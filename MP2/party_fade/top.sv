==> flow/design.v <==
module fade #(
    parameter INC_DEC_INTERVAL = 12000,
    parameter INC_DEC_MAX = 200,
    parameter PWM_INTERVAL = 1200
)(
    input logic clk, 
    output logic [$clog2(PWM_INTERVAL) - 1:0] pwm_value_r,
    output logic [$clog2(PWM_INTERVAL) - 1:0] pwm_value_g,
    output logic [$clog2(PWM_INTERVAL) - 1:0] pwm_value_b
);
    logic [$clog2(PWM_INTERVAL) - 1:0] hue = 0;
    logic [$clog2(INC_DEC_INTERVAL) - 1:0] count = 0;
    always_ff @(posedge clk) begin
        if (count == INC_DEC_INTERVAL - 1) begin
            count <= 0;
            hue <= (hue + 1) % 360;
        end else begin
            count <= count + 1;
        end
    end
    always_comb begin
        if (hue < 120) begin
            pwm_value_r = (120 - hue) * (PWM_INTERVAL / 120);
            pwm_value_g = (hue) * (PWM_INTERVAL / 120);
            pwm_value_b = 0;
        end else if (hue < 240) begin
            pwm_value_r = 0;
            pwm_value_g = (240 - hue) * (PWM_INTERVAL / 120);
            pwm_value_b = (hue - 120) * (PWM_INTERVAL / 120);
        end else begin
            pwm_value_r = (hue - 240) * (PWM_INTERVAL / 120);
            pwm_value_g = 0;
            pwm_value_b = (360 - hue) * (PWM_INTERVAL / 120);
        end
    end
endmodule
module pwm #(
    parameter PWM_INTERVAL = 1200        
)(
    input logic clk, 
    input logic [$clog2(PWM_INTERVAL) - 1:0] pwm_value, 
    output logic pwm_out
);
    logic [$clog2(PWM_INTERVAL) - 1:0] pwm_count = 0;
    always_ff @(posedge clk) begin
        if (pwm_count == PWM_INTERVAL - 1) begin
            pwm_count <= 0;
        end
        else begin
            pwm_count <= pwm_count + 1;
        end
    end
    assign pwm_out = (pwm_count > pwm_value) ? 1'b0 : 1'b1;
endmodule
module top #(
    parameter PWM_INTERVAL = 1200        
)(
    input logic clk, 
    output logic RGB_R,
    output logic RGB_G,
    output logic RGB_B
);
    logic [$clog2(PWM_INTERVAL) - 1:0] pwm_value_r, pwm_value_g, pwm_value_b;
    logic pwm_out_r, pwm_out_g, pwm_out_b;
    fade #(
        .PWM_INTERVAL   (PWM_INTERVAL)
    ) u1 (
        .clk            (clk), 
        .pwm_value_r    (pwm_value_r),
        .pwm_value_g    (pwm_value_g),
        .pwm_value_b    (pwm_value_b)
    );
    pwm #(
        .PWM_INTERVAL   (PWM_INTERVAL)
    ) u2 (
        .clk            (clk), 
        .pwm_value      (pwm_value_r), 
        .pwm_out        (pwm_out_r)
    );
    pwm #(
        .PWM_INTERVAL   (PWM_INTERVAL)
    ) u3 (
        .clk            (clk), 
        .pwm_value      (pwm_value_g), 
        .pwm_out        (pwm_out_g)
    );
    pwm #(
        .PWM_INTERVAL   (PWM_INTERVAL)
    ) u4 (
        .clk            (clk), 
        .pwm_value      (pwm_value_b), 
        .pwm_out        (pwm_out_b)
    );
    assign RGB_R = ~pwm_out_r;
    assign RGB_G = ~pwm_out_g;
    assign RGB_B = ~pwm_out_b;
endmodule
# Tool chain data of top
# Tool output for the design above, in the order of the flow.
# Lines are those of the file above, counted from 1.
# Operators: Yosys type, input widths -> output width; for muxes data width and select width s.
# Library cell names are shortened.
# The mark n/a stands for no value.
# inputs
top_module	top
clock	clk
lib	sky130hd
lib_corner	tt_025C_1v80

# Word level
# Yosys after proc, flatten, opt, wreduce and memory -nomap, before mapping. Enables and synchronous resets that opt folds into registers are not counted as muxes. Memory bits, and registers merged into a memory's read port (data or address), are not among the register bits. Print and check cells are not counted. Equal cells are merged and count once.
# bits
ff_bits	58
wordCells	37
# classes
addsub	10
multipliers	6
div_mod_pow	1
compare	5
n_eq	4
mux	6
# op_table
operator	count
$mul 32x3->10 const B	5
$mod 32x9->32 const B	1
$mux 11	6
$add 11x1->11 const B	3
$gt 11x11->1	3
$eq 11x11->1 const B	3
$mul 11x3->10 const B	1
$add 14x1->14 const B	1
$eq 14x14->1 const B	1
$add 11x1->12 const B	1
$sub 11x7->12 const B	1
$sub 11x8->12 const B	1
$sub 7x11->12 const A	1
$sub 8x11->12 const A	1
$sub 9x11->12 const A	1
$lt 11x7->1 const B	1
$lt 11x8->1 const B	1

# Depth
# Longest topological path by Yosys (ltp), each cell counted once; first at word level (registers and memories cut), then after technology mapping (sequential cells cut; the memories' decode and read muxes count).
# depth
word_depth	5
abc_area	1
ltp_mapped	28

# After synthesis
# Yosys stat after the flow's synthesis: flattened, memories mapped to cells. It holds for the ABC_AREA given above (unset counts as 0); a run with the other value may have another netlist.
# Totals and module areas in this step are rounded.
# by_type
cell_type	count
ha_1	115
dfxtp_1	47
inv_1	150
nand2_1	150
xor2_1	56
nor2_1	126
edfxtp_1	11
nand3_1	40
nand4_1	31
xnor2_1	21
a21oi_1	35
o21ai_0	34
fa_1	6
nor3_1	17
nand2_2	13
nand3_4	4
a22oi_1	9
nor2_4	5
# Other cell types: 30; their cells: 80.
# synth_totals
cells	950
mapped_area_mm2	0.0068
seqArea_mm2	0.0013
ff_cells	58

# Worst setup path after synthesis
# OpenSTA on the mapped netlist: ideal clock, no wires. The path of least setup slack (recovery checks aside). Input and output delay are each 20% of the period. Register names are those of the netlist, which keeps one name where synthesis merged equal registers.
# synth_path
kind	register -> output
start	reg u1.hue[0]
end	out RGB_R
period_ps	7050
arrival_ps	3719
required_time_ps	5640
setup_slack_ps	1921
path_delay_ps	3719
path_stages	23
path_buffers	0
synth_period_reached_ps	5129
# "path_delay_ps" is the arrival time less input delay plus setup time.
# At an output port there is no setup time.
# "path_stages" counts driving pins, that of a launching flip-flop among them; a cell with two outputs on the path counts twice.
# "synth_period_reached_ps" = period - worst setup slack (recovery checks aside). The figure is calculated, with input and output delays left at 20% of the set period.
# The rows between start and end are the longest chain of elaborated cells between them; the timing report does not say that the signal goes this way. Where chains are equally long, one stands for them.
# A line is the first line of the expression or statement that the cell stems from. Yosys adds cells for indexed reads and writes and turns some case tables into memories.
# synth_between
cell_sequence	edfxtp_1 inv_1 ha_1 a21oi_1 xor2_1 inv_1 ha_1 inv_1 fa_1 o31ai_1 inv_1 nor2_1 nor2_1 nor2_1 nor2_1 xor2_1 nor2_1 o22ai_1 inv_1 ha_1 nand4_1 o41ai_1 inv_1
elab_chain_len	5
cone_cells	9
cone_lines	5
# synth_rtl
element	line	text
start: declaration	11	logic [$clog2(PWM_INTERVAL) - 1:0] hue = 0;
start: assignment	16	hue <= (hue + 1) % 360;
$sub 11x8->12	31	pwm_value_r = (hue - 240) * (PWM_INTERVAL / 120);
$mul 32x3->10	31
$mux 11	26	end else if (hue < 240) begin
$mux 11	22	if (hue < 120) begin
$gt 11x11->1	53	assign pwm_out = (pwm_count > pwm_value) ? 1'b0 : 1'b1;
end: declaration	59	output logic RGB_R,

# Path in the finished layout
# Path of least setup slack in the final report of stored run 1 (OpenROAD, finished layout, wires in). Where an end is a register, its clock arrival counts in the times.
# The report prints the path's times to 10 ps; the period is as set.
# layout_path
kind	register -> output
start	reg u1.hue[1]
end	out RGB_B
period_ps	5590
arrival_ps	4620
required_time_ps	4470
setup_slack_ps	-150
path_stages	27
path_buffers	2
# The rows between start and end are the longest chain of elaborated cells between them; the timing report does not say that the signal goes this way. Where chains are equally long, one stands for them.
# layout_between
cell_sequence	edfxtp_1 buf_4 nor2_1 nand2_1 xor2_1 inv_1 ha_1 ha_1 inv_2 fa_2 inv_1 a21oi_1 nor2_1 o21ai_1 nand2_1 a21oi_1 xnor2_1 xor2_1 nand2_1 o211ai_1 ha_1 nand2_1 nor4_2 nand4_1 nand2_1 inv_1 clkdlybuf4s50_1
elab_chain_len	5
cone_cells	9
cone_lines	5
# layout_rtl
element	line	text
start: declaration	11	logic [$clog2(PWM_INTERVAL) - 1:0] hue = 0;
start: assignment	16	hue <= (hue + 1) % 360;
$sub 9x11->12	33	pwm_value_b = (360 - hue) * (PWM_INTERVAL / 120);
$mul 32x3->10	33
$mux 11	26	end else if (hue < 240) begin
$mux 11	22	if (hue < 120) begin
$gt 11x11->1	53	assign pwm_out = (pwm_count > pwm_value) ? 1'b0 : 1'b1;
end: declaration	61	output logic RGB_B

# 2 stored runs of top in the flow (synthesis by Yosys, layout by OpenROAD, sky130hd cells), in arbitrary order. Constraints: input delay and output delay 20% of the set period each, output load 0.01 pF.
# By "period_reached_ps" is meant the clock period of the run minus its worst setup slack. This is arithmetic on one report: input and output delays are still those of the set period (20% each).
# By "worstPathTime_ps" is meant the share of the clock period that the worst setup path is allowed (20% is reserved at inputs, 20% at outputs), minus its slack. Clock arrival times at its registers enter into it.
# "total_power_mw" rests on the timing tool's default activity at the inputs, not on a simulated workload.
# "worstPathTime_ps" is given in steps of 10 ps.
# Results are given in rounded form.
# A setting shown as n/a is not set for that run.
run	period_ns	CORE_UTILIZATION	SETUP_SLACK_MARGIN	CORE_MARGIN	TNS_END_PERCENT	ABC_AREA	CTS_CLUSTER_SIZE	CTS_CLUSTER_DIAMETER	CAP_MARGIN	SLEW_MARGIN	PLACE_DENSITY_LB_ADDON	CORE_ASPECT_RATIO	GPL_TIMING_DRIVEN	ws_setup_ps	worstPathTime_ps	worst_path_kind	synth_chip_area_mm2	cell_area_final_mm2	total_power_mw	timing.hold.ws_ps	design_die_area_mm2	finalUtil_frac	period_reached_ps	setup_tns_ps
stored run 1	5.59	60	-0.47	4	40	1	57	151	15	20	n/a	n/a	n/a	-150	4620	register -> output	0.0068	0.0074	0.96	460	0.013	0.68	5737	-410
stored run 2	5.7	25	1.49	3	70	n/a	28	319	20	40	0.27	1.41	0	550	4010	register -> output	0.0065	0.0085	0.92	460	0.028	0.33	5150	0
